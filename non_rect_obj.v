==> flow/design.v <==
`timescale 1ns / 1ps
module non_rect_obj(
        input [9:0] new_x,new_y,x,y,
        input [63:0] new_shape,
        input setshape,
        input setxy,
        input change_pxl,
        input [23:0] in,
        input clk,
        input active,
        output bool, 
        output reg [23:0] value 
    );
    reg [9:0] cur_x, cur_y ; 
    reg [23:0] obj[63:0];
    reg [63:0] shape;
    wire[5:0] adr;
    wire[2:0] dy,dx;
    assign dx =x-cur_x;
    assign dy = y-cur_y;
    assign adr = {dy[2:0],dx[2:0]};
    wire[5:0] new_adr;
    wire[2:0] new_dy,new_dx;
    assign new_dx =new_x-cur_x;
    assign new_dy = new_y-cur_y;
    assign new_adr = {new_dy[2:0],new_dx[2:0]};
    wire boolx,booly;
    assign boolx = (x>=cur_x&x<(cur_x+10'd8))? 1:0;
    assign booly = (y>=cur_y&y<(cur_y+10'd8))? 1:0;
    assign bool = (boolx&booly&shape[adr]&active)?1:0;
    always @(posedge clk)
    begin
        if(bool)
        begin
            value<=obj[adr];
        end
    end
    always @(posedge clk)
    begin
        if(setshape)
        begin
            shape<=new_shape;
        end
    end
    always @(posedge clk)
    begin
        if(setxy)
        begin
            cur_x <=new_x;
            cur_y <=new_y;
        end
    end
    always @(posedge clk)
    begin
        if(change_pxl)
        begin
            obj[new_adr]=in;
        end
    end    
endmodule
-- Tool chain data of non_rect_obj
Tool output for the design above, in the order of the flow.
Lines are those of the file above, counted from 1.
Operators carry their Yosys type and port widths (W data, S select, Z words).
Cell names lack the library's common part.
Not given: n/a
- design top: non_rect_obj
- clock: clk
- standard-cell library: sky130hd
- library corner: tt_025C_1v80

-- Word-level counts
Source: Yosys, flattened and elaborated, memories not mapped. Widths are those after wreduce; folded enables and synchronous resets count as part of the registers. Registers that Yosys merges into a memory's read port (data or address) are not register bits. Print and check cells do not count. Equal cells are merged and count once.
Memory sizes are those after Yosys's memory passes, which may raise the word count (mostly to a power of two), join words into wider ones and drop unused or constant bits.
- noted add/sub/neg operators: 6
- noted $lt $le $gt $ge: 4
- noted shift operators: 1
- noted multiplexer cells: 6
- noted bitwise logic cells: 5
- operator list (cell ; count):
    $shiftx A64 B6 Y1 ; 1
    $mux W24 ; 1
    $ge A10 B10 Y1 ; 2
    $lt A10 B10 Y1 ; 2
    $add A10 B4 Y10 const B ; 2
    $sub A3 B3 Y3 ; 4
    $mux W6 ; 1
    $and A1 B1 Y1 ; 5
    $mux W1 ; 4
- flip-flop bits (word level) at 84
- RAM bits at 1536
- clocked read ports x word width: 24
- noted memory cells: 1
- input bits: 133
- cells after elaboration: 26
- memory list (name ; depth ; bits a word ; rd ports ; write ports ; line ; source):
    obj ; 64 ; 24 ; 1 ; 1 ; 15 ; reg [23:0] obj[63:0];

-- Depth
Longest topological path by Yosys (ltp), each cell counted once; first at word level (registers and memories cut), then after technology mapping (sequential cells cut; the memories' decode and read muxes count).
- depth in word-level cells: 8
- ABC_AREA at 0
- gate-level depth with buffers at 13
- mapped depth without buffers: 10

-- Netlist
Yosys stat after the flow's synthesis: flattened, memories mapped to cells. It holds for the ABC_AREA given above (unset counts as 0); a run with the other value may have another netlist.
Totals and module areas in this step are rounded.
- cell types (type ; count ; total area (sq um)):
    edfxtp_1 ; 1644 ; 4.94E+04
    mux4_2 ; 469 ; 1.06E+04
    ha_1 ; 38 ; 475.456
    mux2i_1 ; 41 ; 410.394
    nand2_1 ; 95 ; 356.592
    nor2_1 ; 95 ; 356.592
    buf_2 ; 45 ; 225.216
    nand3_1 ; 36 ; 180.173
    clkbuf_1 ; 41 ; 153.898
    buf_4 ; 19 ; 142.637
    a221oi_1 ; 16 ; 140.134
    xnor2_1 ; 15 ; 131.376
    o2111ai_1 ; 13 ; 113.859
    buf_6 ; 10 ; 112.608
    inv_1 ; 30 ; 112.608
    a31oi_1 ; 17 ; 106.352
    fa_1 ; 4 ; 80.077
    buf_1 ; 17 ; 63.811
Other cell types: 28; their cells: 77.
- mapped cells: 2722
- chip area (Yosys) at 0.0636 sq mm
- sequential part of the area: 0.0494 sq mm
- flip-flop cells at 1644
- noted buffers: 133

-- Worst setup path after synthesis
Path of least setup slack by OpenSTA after synthesis, without wires, with an ideal clock, recovery checks aside; 20% of the period is set as input and as output delay. Where synthesis merged equal registers, the netlist keeps one of their names.
- kind: in2out
- start point: input x[0]
- end point: output bool
- clock period: 6.41 ns
- noted external input delay: 1.282 ns
- external output delay at 1.282 ns
- launch time at the first pin at 1.282 ns
- noted arrival: 4.892 ns
- noted data required time: 5.128 ns
- setup slack: 0.236 ns
- noted delay of the path: 3.610 ns
- stages on the path at 12
- synthesis period reached: 6.174 ns
"delay of the path" = arrival - input delay + setup time.
A path that ends at an output port has no setup time.
"stages on the path": output pins that drive a net of the path, with the launching flip-flop's if there is one; two outputs of one cell count as two.
"synthesis period reached" is the clock period less the worst setup slack; recovery checks do not enter. This is arithmetic on one report: input and output delays are still those of the set period (20% each).
Between the ends stands the longest chain of elaborated cells between them, by number of cells; it is not shown to be the way that was timed. Of several equally long chains one is given.
Each line given opens the expression or statement behind the cell; cells for indexed reads and writes are added by Yosys, which also makes memories of some case tables.
- cells stage by stage: inv_1 > ha_1 > fa_1 > buf_2 > buf_2 > buf_2 > buf_2 > mux4_2 > mux2i_1 > a221oi_1 > nand2_1 > a31oi_1
- cells in the longest elaborated chain at 7
- elaborated cells on any way between the ends at 10
- RTL lines with such cells: 3
- RTL lines, path after synthesis (element ; line ; source):
    from (decl) ; 3 ; input [9:0] new_x,new_y,x,y,
    $ge A10 B10 Y1 ; 28 ; assign boolx = (x>=cur_x&x<(cur_x+10'd8))? 1:0;
    $and A1 B1 Y1 ; 28 ;
    $mux W1 ; 28 ;
    $and A1 B1 Y1 (3 in a row) ; 30 ; assign bool = (boolx&booly&shape[adr]&active)?1:0;
    $mux W1 ; 30 ;
    to (decl) ; 11 ; output bool,

-- Path in the finished layout
Path of least setup slack in the final report of run 1 (OpenROAD, finished layout, wires in). Where an end is a register, its clock arrival counts in the times.
- kind: in2out
- start point: input x[0]
- end point: output bool
- clock period: 6.33 ns
- noted external input delay: 1.27 ns
- external output delay at 1.27 ns
- launch time at the first pin at 1.27 ns
- noted arrival: 4.95 ns
- noted data required time: 5.06 ns
- setup slack: 0.11 ns
- stages on the path at 13
Between the ends stands the longest chain of elaborated cells between them, by number of cells; it is not shown to be the way that was timed. Of several equally long chains one is given.
- cells stage by stage: clkdlybuf4s50_1 > inv_1 > ha_4 > fa_4 > buf_4 > mux4_2 > buf_12 > mux2i_1 > a221oi_1 > buf_4 > o21bai_1 > a31oi_4 > dlygate4sd2_1
- cells in the longest elaborated chain at 7
- elaborated cells on any way between the ends at 10
- RTL lines with such cells: 3
- RTL lines, path after layout (element ; line ; source):
    from (decl) ; 3 ; input [9:0] new_x,new_y,x,y,
    $ge A10 B10 Y1 ; 28 ; assign boolx = (x>=cur_x&x<(cur_x+10'd8))? 1:0;
    $and A1 B1 Y1 ; 28 ;
    $mux W1 ; 28 ;
    $and A1 B1 Y1 (3 in a row) ; 30 ; assign bool = (boolx&booly&shape[adr]&active)?1:0;
    $mux W1 ; 30 ;
    to (decl) ; 11 ; output bool,

# Flow runs of non_rect_obj

Design non_rect_obj on sky130hd. What follows are 2 stored runs of the flow, each under its own settings; their order means nothing. The constraints put input and output delay at 20% of the set period each and load the outputs with 0.01 pF.
"clock period achieved" means the clock period less the worst setup slack. The figure is calculated, with input and output delays left at 20% of the set period.
The results are shown rounded.

Run 1

==> flow/run.sh <==
#!/bin/bash
# the make line also repeats the synthesis and layout settings of config.mk as NAME=value (left out here)
make -C /OpenROAD-flow-scripts/flow DESIGN_CONFIG=/design/flow/config.mk WORK_HOME=/design/flow/orfs CLKGATE_MAP_FILE= finish
==> flow/config.mk <==
export PLATFORM = sky130hd
export DESIGN_NAME = non_rect_obj
export DESIGN_NICKNAME = non_rect_obj
export VERILOG_FILES = /design/flow/design.v
export SDC_FILE = /design/flow/constraint.sdc
export NUM_CORES = 4
export LEC_CHECK = 0
export CAP_MARGIN = 20
export CORE_MARGIN = 2
export CORE_UTILIZATION = 15
export SLEW_MARGIN = 20
==> flow/constraint.sdc <==
create_clock -name core_clock -period 6.33 [get_ports {clk}]
set_input_delay 1.2660 -clock core_clock [delete_from_list [all_inputs] [get_ports {clk}]]
set_output_delay 1.2660 -clock core_clock [all_outputs]
set_load 0.01 [all_outputs]

Measured in run 1:
- noted the mapped cell area after synthesis: 0.0636 sq mm
- worst-case hold slack: 0.878 ns
- clock period achieved at 6.218 ns
- area inside the die boundary at 0.429 sq mm
- noted the lowest setup slack: 0.112 ns
- noted the utilization in the final report: 18.5 %

Run 2

==> flow/run.sh <==
#!/bin/bash
# the make line also repeats the synthesis and layout settings of config.mk as NAME=value (left out here)
make -C /OpenROAD-flow-scripts/flow DESIGN_CONFIG=/design/flow/config.mk WORK_HOME=/design/flow/orfs CLKGATE_MAP_FILE= finish
==> flow/config.mk <==
export PLATFORM = sky130hd
export DESIGN_NAME = non_rect_obj
export DESIGN_NICKNAME = non_rect_obj
export VERILOG_FILES = /design/flow/design.v
export SDC_FILE = /design/flow/constraint.sdc
export NUM_CORES = 4
export LEC_CHECK = 0
export ABC_AREA = 1
export CAP_MARGIN = 20
export CORE_MARGIN = 2
export CORE_UTILIZATION = 22
export CTS_CLUSTER_SIZE = 24
export GPL_ROUTABILITY_DRIVEN = 0
export GPL_TIMING_DRIVEN = 0
export MAX_ROUTING_LAYER = met5
export MIN_ROUTING_LAYER = met2
export PLACE_DENSITY_LB_ADDON = 0.08
export SLEW_MARGIN = 20
export TNS_END_PERCENT = 55
==> flow/constraint.sdc <==
create_clock -name core_clock -period 4.46 [get_ports {clk}]
set_input_delay 0.8920 -clock core_clock [delete_from_list [all_inputs] [get_ports {clk}]]
set_output_delay 0.8920 -clock core_clock [all_outputs]
set_load 0.01 [all_outputs]

Measured in run 2:
- noted the mapped cell area after synthesis: 0.067 sq mm
- worst-case hold slack: 0.319 ns
- clock period achieved at 4.873 ns
- area inside the die boundary at 0.309 sq mm
- noted the lowest setup slack: -0.413 ns
- noted the utilization in the final report: 27.8 %
